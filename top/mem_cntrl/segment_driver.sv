==> flow/design.v <==
module segment_driver
        (
            input logic clk,
            input logic rst,
            input logic[23:0] val,
            output logic[5:0] sel,
            output logic seg_a,
            output logic seg_b,
            output logic seg_c,
            output logic seg_d,
            output logic seg_e,
            output logic seg_f,
            output logic seg_g,
            output logic dp
        );
logic[3:0] selected_char;
logic[15:0] timer;
assign dp = 1'b0;
assign selected_char =  (val[3:0] & {4{sel[5]}}) |
                        (val[7:4] & {4{sel[4]}}) |
                        (val[11:8] & {4{sel[3]}}) |
                        (val[15:12] & {4{sel[2]}}) |
                        (val[19:16] & {4{sel[1]}}) |
                        (val[23:20] & {4{sel[0]}});
always_ff @(posedge clk or posedge rst)
begin
    if(rst == 1'b1)
    begin
        timer <= 16'b0;
        sel <= 6'b000001;
    end
    else
    begin
        timer <= timer + 16'b1;
        if(timer == 16'd50000)
        begin
            timer <= 16'b0;
            sel[5:1] <= sel[4:0];
            sel[0] <= sel[5];
        end
    end
end
always_comb 
begin
    if(selected_char == 4'h0)
    begin
        seg_a <= 1'b1;
        seg_b <= 1'b1;
        seg_c <= 1'b1;
        seg_d <= 1'b1;
        seg_e <= 1'b1;
        seg_f <= 1'b1;
        seg_g <= 1'b0;
    end
    else
    if(selected_char == 4'h1)
    begin
        seg_a <= 1'b0;
        seg_b <= 1'b1;
        seg_c <= 1'b1;
        seg_d <= 1'b0;
        seg_e <= 1'b0;
        seg_f <= 1'b0;
        seg_g <= 1'b0;
    end
    else
    if(selected_char == 4'h2)
    begin
        seg_a <= 1'b1;
        seg_b <= 1'b1;
        seg_c <= 1'b0;
        seg_d <= 1'b1;
        seg_e <= 1'b1;
        seg_f <= 1'b0;
        seg_g <= 1'b1;
    end
    else
    if(selected_char == 4'h3)
    begin
        seg_a <= 1'b1;
        seg_b <= 1'b1;
        seg_c <= 1'b1;
        seg_d <= 1'b1;
        seg_e <= 1'b0;
        seg_f <= 1'b0;
        seg_g <= 1'b1;
    end
    else
    if(selected_char == 4'h4)
    begin
        seg_a <= 1'b0;
        seg_b <= 1'b1;
        seg_c <= 1'b1;
        seg_d <= 1'b0;
        seg_e <= 1'b0;
        seg_f <= 1'b1;
        seg_g <= 1'b1;
    end
    else
    if(selected_char == 4'h5)
    begin
        seg_a <= 1'b1;
        seg_b <= 1'b0;
        seg_c <= 1'b1;
        seg_d <= 1'b1;
        seg_e <= 1'b0;
        seg_f <= 1'b1;
        seg_g <= 1'b1;
    end
    else
    if(selected_char == 4'h6)
    begin
        seg_a <= 1'b1;
        seg_b <= 1'b0;
        seg_c <= 1'b1;
        seg_d <= 1'b1;
        seg_e <= 1'b1;
        seg_f <= 1'b1;
        seg_g <= 1'b1;
    end
    else
    if(selected_char == 4'h7)
    begin
        seg_a <= 1'b1;
        seg_b <= 1'b1;
        seg_c <= 1'b1;
        seg_d <= 1'b0;
        seg_e <= 1'b0;
        seg_f <= 1'b0;
        seg_g <= 1'b0;
    end
    else
    if(selected_char == 4'h8)
    begin
        seg_a <= 1'b1;
        seg_b <= 1'b1;
        seg_c <= 1'b1;
        seg_d <= 1'b1;
        seg_e <= 1'b1;
        seg_f <= 1'b1;
        seg_g <= 1'b1;
    end
    else
    if(selected_char == 4'h9)
    begin
        seg_a <= 1'b1;
        seg_b <= 1'b1;
        seg_c <= 1'b1;
        seg_d <= 1'b1;
        seg_e <= 1'b0;
        seg_f <= 1'b1;
        seg_g <= 1'b1;
    end
    else
    if(selected_char == 4'hA)
    begin
        seg_a <= 1'b1;
        seg_b <= 1'b1;
        seg_c <= 1'b1;
        seg_d <= 1'b0;
        seg_e <= 1'b1;
        seg_f <= 1'b1;
        seg_g <= 1'b1;
    end
    else
    if(selected_char == 4'hB)
    begin
        seg_a <= 1'b0;
        seg_b <= 1'b0;
        seg_c <= 1'b1;
        seg_d <= 1'b1;
        seg_e <= 1'b1;
        seg_f <= 1'b1;
        seg_g <= 1'b1;
    end
    else
    if(selected_char == 4'hC)
    begin
        seg_a <= 1'b1;
        seg_b <= 1'b0;
        seg_c <= 1'b0;
        seg_d <= 1'b1;
        seg_e <= 1'b1;
        seg_f <= 1'b1;
        seg_g <= 1'b0;
    end
    else
    if(selected_char == 4'hD)
    begin
        seg_a <= 1'b0;
        seg_b <= 1'b1;
        seg_c <= 1'b1;
        seg_d <= 1'b1;
        seg_e <= 1'b1;
        seg_f <= 1'b0;
        seg_g <= 1'b1;
    end
    else
    if(selected_char == 4'hE)
    begin
        seg_a <= 1'b1;
        seg_b <= 1'b0;
        seg_c <= 1'b0;
        seg_d <= 1'b1;
        seg_e <= 1'b1;
        seg_f <= 1'b1;
        seg_g <= 1'b1;
    end
    else
    if(selected_char == 4'hF)
    begin
        seg_a <= 1'b1;
        seg_b <= 1'b0;
        seg_c <= 1'b0;
        seg_d <= 1'b0;
        seg_e <= 1'b1;
        seg_f <= 1'b1;
        seg_g <= 1'b1;
    end
    else
    begin
        seg_a <= 1'bx;
        seg_b <= 1'bx;
        seg_c <= 1'bx;
        seg_d <= 1'bx;
        seg_e <= 1'bx;
        seg_f <= 1'bx;
        seg_g <= 1'bx;
    end
end
endmodule
=== Step by step through the tools: segment_driver ===
The steps from the RTL of segment_driver to its reports follow in flow order.
Lines are those of the file above, counted from 1.
Cell names lack the library's common part.
Not given: --

* Top: segment_driver
* Clock port: clk
* Library: sky130hd
* Corner: tt_025C_1v80

=== Word-level counts ===
Yosys after proc, flatten, opt, wreduce and memory -nomap, before mapping. Enables and synchronous resets that opt folds into registers are not counted as muxes. Memory bits, and registers merged into a memory's read port (data or address), are not among the register bits. Print and check cells are not counted. Equal cells are merged and count once.

* Input port bits: 26
* Bits in registers: 22

* Bitwise logic cells: 11
* Mux-type cells: 99
* Reduce/logical cells: 1
* Add/subtract/negate cells: 1
* Equal/unequal tests: 16

{| class="wikitable"
|+ Operators by type and width
! kind !! count
|-
| 2-to-1 mux 1 bit || 98
|-
| equality test 4 bit (second input constant) || 8
|-
| bitwise AND 4 bit || 6
|-
| bitwise OR 4 bit || 5
|-
| adder 16 x 1 -> 16 bit (second input constant) || 1
|-
| equality test 16 bit (second input constant) || 1
|-
| equality test 4 x 3 -> 1 bit (second input constant) || 4
|-
| 2-to-1 mux 16 bit || 1
|-
| equality test 4 x 2 -> 1 bit (second input constant) || 2
|-
| equality test 4 x 1 -> 1 bit (second input constant) || 1
|-
| zero test 4 bit || 1
|}

=== Longest topological paths ===
Depth = most cells in a row (Yosys ltp): at word level without a register or memory, in the mapped netlist without a sequential cell, where the memories' decode and read muxes count.

* Depth in word-level cells: 23
* ABC_AREA: 0
* Depth in mapped cells: 6
* Depth with buffers taken out: 5

=== After synthesis ===
The flow's flattened synthesis, as Yosys stat reports it; memories are mapped. The netlist is that of the ABC_AREA named above (0 if unset); the other value can give another one.

{| class="wikitable"
|+ Cell types
! cell type !! count
|-
| dfrtp_1 || 21
|-
| a22oi_1 || 12
|-
| xor2_1 || 8
|-
| mux2_2 || 5
|-
| nor4_1 || 8
|-
| nor2_1 || 13
|-
| nand3_1 || 9
|-
| xnor2_1 || 5
|-
| and3_1 || 5
|-
| nor3_1 || 6
|-
| dfstp_2 || 1
|-
| nand2_1 || 7
|-
| ha_1 || 2
|-
| a211oi_1 || 3
|-
| nor4_4 || 1
|-
| nand4_1 || 3
|-
| inv_1 || 4
|-
| o31ai_1 || 2
|}

Other cell types: 22; their cells: 27.

* Buffer cells: 8
* Cell area after synthesis: 1351.3 um^2
* Cells in the netlist: 142
* Flip-flops: 22

=== Worst setup path after synthesis ===
Path of least setup slack by OpenSTA after synthesis, without wires, with an ideal clock, recovery checks aside; 20% of the period is set as input and as output delay. Where synthesis merged equal registers, the netlist keeps one of their names.

* Kind: input port to output port
* Start point: input port val[14]
* End point: output port seg_b
* Buffers on the path: 1
* Time at the first pin: 676 ps
* Clock period: 3380 ps
* Delay of the path: 1179 ps
* Arrival: 1855 ps
* Required time: 2704 ps
* Stages: 5
* Setup slack: 849 ps
* External input delay: 676 ps
* Period reached after synthesis: 2531 ps

"delay of the path" is the arrival time less input delay plus setup time.
A path that ends at an output port has no setup time.
"stages": output pins that drive a net of the path, with the launching flip-flop's if there is one; two outputs of one cell count as two.
"period reached after synthesis" is the clock period less the worst setup slack; recovery checks do not enter. This is arithmetic on one report: input and output delays are still those of the set period (20% each).
Between the ends stands the longest chain of elaborated cells between them, by number of cells; it is not shown to be the way that was timed. Of several equally long chains one is given.
A line is the first line of the expression or statement that the cell stems from. Yosys adds cells for indexed reads and writes and turns some case tables into memories.

* Cell sequence: a22oi_1 > and3_1 > clkbuf_1 > mux2i_1 > a211oi_1
* Length of the longest elaborated chain: 21

{| class="wikitable"
|+ RTL lines, path post-synthesis
! item !! RTL line !! RTL
|-
| start, declared || 5 || <nowiki>input logic[23:0] val,</nowiki>
|-
| bitwise AND 4 bit || 22 || <nowiki>(val[15:12] & {4{sel[2]}}) |</nowiki>
|-
| bitwise OR 4 bit x3 || 19 || <nowiki>assign selected_char =  (val[3:0] & {4{sel[5]}}) |</nowiki>
|-
| equality test 4 bit || 210 || <nowiki>if(selected_char == 4'hF)</nowiki>
|-
| 2-to-1 mux 1 bit || 210 ||
|-
| 2-to-1 mux 1 bit || 199 || <nowiki>if(selected_char == 4'hE)</nowiki>
|-
| 2-to-1 mux 1 bit || 188 || <nowiki>if(selected_char == 4'hD)</nowiki>
|-
| 2-to-1 mux 1 bit || 177 || <nowiki>if(selected_char == 4'hC)</nowiki>
|-
| (+5 left out) || -- ||
|-
| 2-to-1 mux 1 bit || 111 || <nowiki>if(selected_char == 4'h6)</nowiki>
|-
| 2-to-1 mux 1 bit || 100 || <nowiki>if(selected_char == 4'h5)</nowiki>
|-
| 2-to-1 mux 1 bit || 89 || <nowiki>if(selected_char == 4'h4)</nowiki>
|-
| 2-to-1 mux 1 bit || 78 || <nowiki>if(selected_char == 4'h3)</nowiki>
|-
| 2-to-1 mux 1 bit || 67 || <nowiki>if(selected_char == 4'h2)</nowiki>
|-
| 2-to-1 mux 1 bit || 56 || <nowiki>if(selected_char == 4'h1)</nowiki>
|-
| 2-to-1 mux 1 bit || 45 || <nowiki>if(selected_char == 4'h0)</nowiki>
|-
| end, declared || 8 || <nowiki>output logic seg_b,</nowiki>
|}

=== Timing after layout ===
From the final timing report of record 1: the path of least setup slack in the routed layout; clock arrival at registers is part of the times.
The report prints the path's times to 10 ps; the period is as set.

* Kind: input port to output port
* Start point: input port val[2]
* End point: output port seg_d
* Time at the first pin: 800 ps
* Buffers on the path: 2
* Arrival: 2910 ps
* Clock period: 4010 ps
* Required time: 3210 ps
* External input delay: 800 ps
* Stages: 6
* Setup slack: 290 ps

Between the ends stands the longest chain of elaborated cells between them, by number of cells; it is not shown to be the way that was timed. Of several equally long chains one is given.

* Cell sequence: clkdlybuf4s50_1 > a22oi_1 > and3_1 > xnor2_1 > a211oi_1 > clkdlybuf4s50_1
* Length of the longest elaborated chain: 23

{| class="wikitable"
|+ RTL lines, path after layout
! item !! RTL line !! RTL
|-
| start, declared || 5 || <nowiki>input logic[23:0] val,</nowiki>
|-
| bitwise AND 4 bit || 19 || <nowiki>assign selected_char =  (val[3:0] & {4{sel[5]}}) |</nowiki>
|-
| bitwise OR 4 bit x5 || 19 ||
|-
| equality test 4 bit || 210 || <nowiki>if(selected_char == 4'hF)</nowiki>
|-
| 2-to-1 mux 1 bit || 210 ||
|-
| 2-to-1 mux 1 bit || 199 || <nowiki>if(selected_char == 4'hE)</nowiki>
|-
| 2-to-1 mux 1 bit || 188 || <nowiki>if(selected_char == 4'hD)</nowiki>
|-
| 2-to-1 mux 1 bit || 177 || <nowiki>if(selected_char == 4'hC)</nowiki>
|-
| (+5 left out) || -- ||
|-
| 2-to-1 mux 1 bit || 111 || <nowiki>if(selected_char == 4'h6)</nowiki>
|-
| 2-to-1 mux 1 bit || 100 || <nowiki>if(selected_char == 4'h5)</nowiki>
|-
| 2-to-1 mux 1 bit || 89 || <nowiki>if(selected_char == 4'h4)</nowiki>
|-
| 2-to-1 mux 1 bit || 78 || <nowiki>if(selected_char == 4'h3)</nowiki>
|-
| 2-to-1 mux 1 bit || 67 || <nowiki>if(selected_char == 4'h2)</nowiki>
|-
| 2-to-1 mux 1 bit || 56 || <nowiki>if(selected_char == 4'h1)</nowiki>
|-
| 2-to-1 mux 1 bit || 45 || <nowiki>if(selected_char == 4'h0)</nowiki>
|-
| end, declared || 10 || <nowiki>output logic seg_d,</nowiki>
|}

--- measured runs ---
segment_driver through Yosys and OpenROAD on sky130hd: 2 stored runs, unordered, with their settings and measured results. The constraints put input and output delay at 20% of the set period each and load the outputs with 0.01 pF.
"achieved clock period" = clock period - worst setup slack. The figure is calculated, with input and output delays left at 20% of the set period.
"worst setup path time" = time allowed to the worst setup path (clock period - input delay - output delay, where it has them) - its slack; a late launch clock adds to it, a late capture clock takes from it.
By "power" is meant OpenSTA's value without simulated activity: inputs other than the clock are taken to toggle once in ten clock periods, and the tool carries that through the logic.
"worst setup path time" is given in steps of 10 ps.

Record 1
==> flow/run.sh <==
#!/bin/bash
# the make line also repeats the synthesis and layout settings of config.mk as NAME=value (left out here)
make -C /OpenROAD-flow-scripts/flow DESIGN_CONFIG=/design/flow/config.mk WORK_HOME=/design/flow/orfs CLKGATE_MAP_FILE= finish
==> flow/config.mk <==
export PLATFORM = sky130hd
export DESIGN_NAME = segment_driver
export DESIGN_NICKNAME = segment_driver
export VERILOG_FILES = /design/flow/design.v
export SDC_FILE = /design/flow/constraint.sdc
export NUM_CORES = 4
export LEC_CHECK = 0
export CAP_MARGIN = 20
export CORE_MARGIN = 2
export CORE_UTILIZATION = 40
export SLEW_MARGIN = 20
==> flow/constraint.sdc <==
create_clock -name core_clock -period 4.01 [get_ports {clk}]
set_input_delay 0.8020 -clock core_clock [delete_from_list [all_inputs] [get_ports {clk}]]
set_output_delay 0.8020 -clock core_clock [all_outputs]
set_load 0.01 [all_outputs]

==> results of record 1 <==
chip area after synthesis (Yosys): 1351.3 um^2
die area: 3858.9 um^2
standard-cell area of the final layout: 1781.7 um^2
utilization: 0.542
worst setup slack after layout: 294 ps
total negative slack: 0 ps
power: 0.3713 mW
achieved clock period: 3716 ps
worst setup path time: 2110 ps
worst setup path kind: input port to output port

Record 2
==> flow/run.sh <==
#!/bin/bash
# the make line also repeats the synthesis and layout settings of config.mk as NAME=value (left out here)
make -C /OpenROAD-flow-scripts/flow DESIGN_CONFIG=/design/flow/config.mk WORK_HOME=/design/flow/orfs CLKGATE_MAP_FILE= finish
==> flow/config.mk <==
export PLATFORM = sky130hd
export DESIGN_NAME = segment_driver
export DESIGN_NICKNAME = segment_driver
export VERILOG_FILES = /design/flow/design.v
export SDC_FILE = /design/flow/constraint.sdc
export NUM_CORES = 4
export LEC_CHECK = 0
export CAP_MARGIN = 5
export CORE_ASPECT_RATIO = 1.56
export CORE_MARGIN = 2
export CORE_UTILIZATION = 27
export GPL_ROUTABILITY_DRIVEN = 0
export SETUP_SLACK_MARGIN = 0.02
export SLEW_MARGIN = 5
export TNS_END_PERCENT = 5
==> flow/constraint.sdc <==
create_clock -name core_clock -period 1.99 [get_ports {clk}]
set_input_delay 0.3980 -clock core_clock [delete_from_list [all_inputs] [get_ports {clk}]]
set_output_delay 0.3980 -clock core_clock [all_outputs]
set_load 0.01 [all_outputs]

==> results of record 2 <==
chip area after synthesis (Yosys): 1351.3 um^2
die area: 5600.7 um^2
standard-cell area of the final layout: 2278.4 um^2
utilization: 0.466
worst setup slack after layout: -333 ps
total negative slack: -1988 ps
power: 0.7876 mW
achieved clock period: 2323 ps
worst setup path time: 1530 ps
worst setup path kind: input port to output port
--- end ---
